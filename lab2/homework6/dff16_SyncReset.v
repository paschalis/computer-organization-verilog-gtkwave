==> flow/design.v <==
`timescale 1ns / 1ps
module dff16_SyncReset (clock, CE, d, q, reset);
	input clock;
	input CE;
	input [15:0] d;
	input reset;
	output reg [15:0] q; 
always @ (posedge clock)
	begin
		if(!reset) 
			q <= 16'b0000000000000000; 
		else
			if ( CE == 1)
				q <= d;	
	end
endmodule
== Tool chain data of dff16_SyncReset ==
What the tools print for dff16_SyncReset, step after step.
Line numbers count from 1 in the design file above.
Operators carry their Yosys type and port widths (W data, S select, Z words).
Cell names lack the library's common part.
A cell with n/a has no value.
Design
  top module: dff16_SyncReset
  clock input: clock
  library: sky130hd
  corner: tt_025C_1v80

== Word-level counts ==
Source: Yosys, flattened and elaborated, memories not mapped. Widths are those after wreduce; folded enables and synchronous resets count as part of the registers. Registers that Yosys merges into a memory's read port (data or address) are not register bits. Print and check cells do not count. Equal cells are merged and count once.
Word-level totals
  input port bits: 19
  flip-flop bits (word level): 16
  output and inout bits: 16
  cells after elaboration: 1

== Depth ==
Yosys ltp: most cells in a row. Word level: on the elaborated netlist, between registers, memories and ports. Mapped: between sequential cells and ports; inverters and the memories' decode and read muxes count.
Logic depth
  depth after elaboration: 0
  ABC_AREA: 1
  depth in mapped cells: 4
  mapped depth without buffers: 4

== Netlist ==
Source: synth_stat.txt of the flow (Yosys; design flattened, memories mapped). It holds for the ABC_AREA given above (unset counts as 0); a run with the other value may have another netlist.
Totals and module areas in this step are rounded.
Synthesis totals
  flip-flop cells: 16
  chip area (Yosys): 670 um^2
  buffers: 5
  cell count: 101
  area of sequential cells: 320 um^2
Cell types
  dfxtp_1: count 16, total area 320.307 um^2
  nand2_1: count 32, total area 120.115 um^2
  nor2_1: count 29, total area 108.854 um^2
  inv_1: count 16, total area 60.058 um^2
  buf_6: count 3, total area 33.782 um^2
  nor2_2: count 3, total area 18.768 um^2
  buf_4: count 1, total area 7.507 um^2
  clkbuf_2: count 1, total area 5.005 um^2

== Path before layout ==
Path of least setup slack by OpenSTA after synthesis, without wires, with an ideal clock, recovery checks aside; 20% of the period is set as input and as output delay. Where synthesis merged equal registers, the netlist keeps one of their names.
Timing path post-synthesis
  path type: input to register
  start: input port reset
  end: register q[14]
  data required time: 0.926 ns
  setup time: 0.114 ns
  time at the first pin: 0.208 ns
  clock period: 1.04 ns
  path delay: 0.501 ns
  buffers on the path: 2
  slack: 0.331 ns
  driving pins on the path: 4
  arrival time: 0.595 ns
  input delay: 0.208 ns
  period reached after synthesis: 0.709 ns
"path delay" is the arrival time less input delay plus setup time.
"driving pins on the path": output pins that drive a net of the path, with the launching flip-flop's if there is one; two outputs of one cell count as two.
"period reached after synthesis" = period - worst setup slack (recovery checks aside). The figure is calculated, with input and output delays left at 20% of the set period.
Between the ends, post-synthesis
  path through: clkbuf_2 -> buf_4 -> nand2_1 -> nor2_2
RTL lines, path post-synthesis
  from (decl): RTL line 6  | input reset;
  to (assign): RTL line 11  | q <= 16'b0000000000000000;
  to (assign): RTL line 14  | q <= d;
  to (decl): RTL line 7  | output reg [15:0] q;
No chain of elaborated cells between the ends is given.

== Timing after layout ==
From the final timing report of run 1: the path of least setup slack in the routed layout; clock arrival at registers is part of the times.
Timing path after layout
  path type: register to output
  start: register q[3]
  end: output port q[3]
  external output delay: 0.08 ns
  driving pins on the path: 2
  time at the first pin: 0.28 ns
  clock period: 0.421 ns
  arrival time: 0.75 ns
  buffers on the path: 1
  slack: -0.42 ns
  data required time: 0.34 ns
Between the ends, after layout
  path through: dfxtp_2 -> buf_6
  length of the longest elaborated chain: 0
  elaborated cells between the ends (all ways): 0
  source lines of those cells: 0
RTL lines, path after layout
  from (decl): RTL line 7  | output reg [15:0] q;
  from (assign): RTL line 11  | q <= 16'b0000000000000000;
  from (assign): RTL line 14  | q <= d;
  to (decl): RTL line 7

# Flow runs of dff16_SyncReset

Record of 2 stored runs of the RTL-to-layout flow on dff16_SyncReset, platform sky130hd. The runs are unordered. Constraints: input delay and output delay 20% of the set period each, output load 0.01 pF.
"clock period achieved": clock period set for the run, less the worst setup slack. It is reckoned from that one timing run; input and output delays stay at 20% of the period that was set.
"worst setup path time" = time allowed to the worst setup path (clock period - input delay - output delay, where it has them) - its slack; a late launch clock adds to it, a late capture clock takes from it.
By "power consumption" is meant OpenSTA's value without simulated activity: inputs other than the clock are taken to toggle once in ten clock periods, and the tool carries that through the logic.
The results are shown rounded.

==> run 1: settings <==
{ "period_ns": 0.421, "CORE_UTILIZATION": 42, "PLACE_DENSITY_LB_ADDON": 0.29, "CORE_ASPECT_RATIO": 0.68, "ABC_AREA": 1, "CTS_CLUSTER_SIZE": 78, "CAP_MARGIN": 20, "CORE_MARGIN": 2, "SLEW_MARGIN": 20 }
==> run 1: results <==
worst setup slack after layout: -0.42 ns
clock period achieved: 0.838 ns
worst setup path time: 0.75 ns
worst setup path kind: register to output
power consumption: 3500 µW
post-synthesis cell area: 670 um^2
final worst hold slack: 0.14 ns
die outline area: 1900 um^2
final setup TNS: -9.3 ns
post-route utilization: 88%
standard-cell area after routing: 1300 um^2

==> run 2: settings <==
{ "period_ns": 1.11, "CORE_UTILIZATION": 70, "PLACE_DENSITY": 0.65, "HOLD_SLACK_MARGIN": 0.15, "CELL_PAD_IN_SITES_DETAIL_PLACEMENT": 2, "ABC_AREA": 0, "CAP_MARGIN": 10, "SLEW_MARGIN": 40, "MAX_ROUTING_LAYER": "met4", "CORE_MARGIN": 2 }
==> run 2: results <==
unfinished; error PDN-0185 in floorplanning
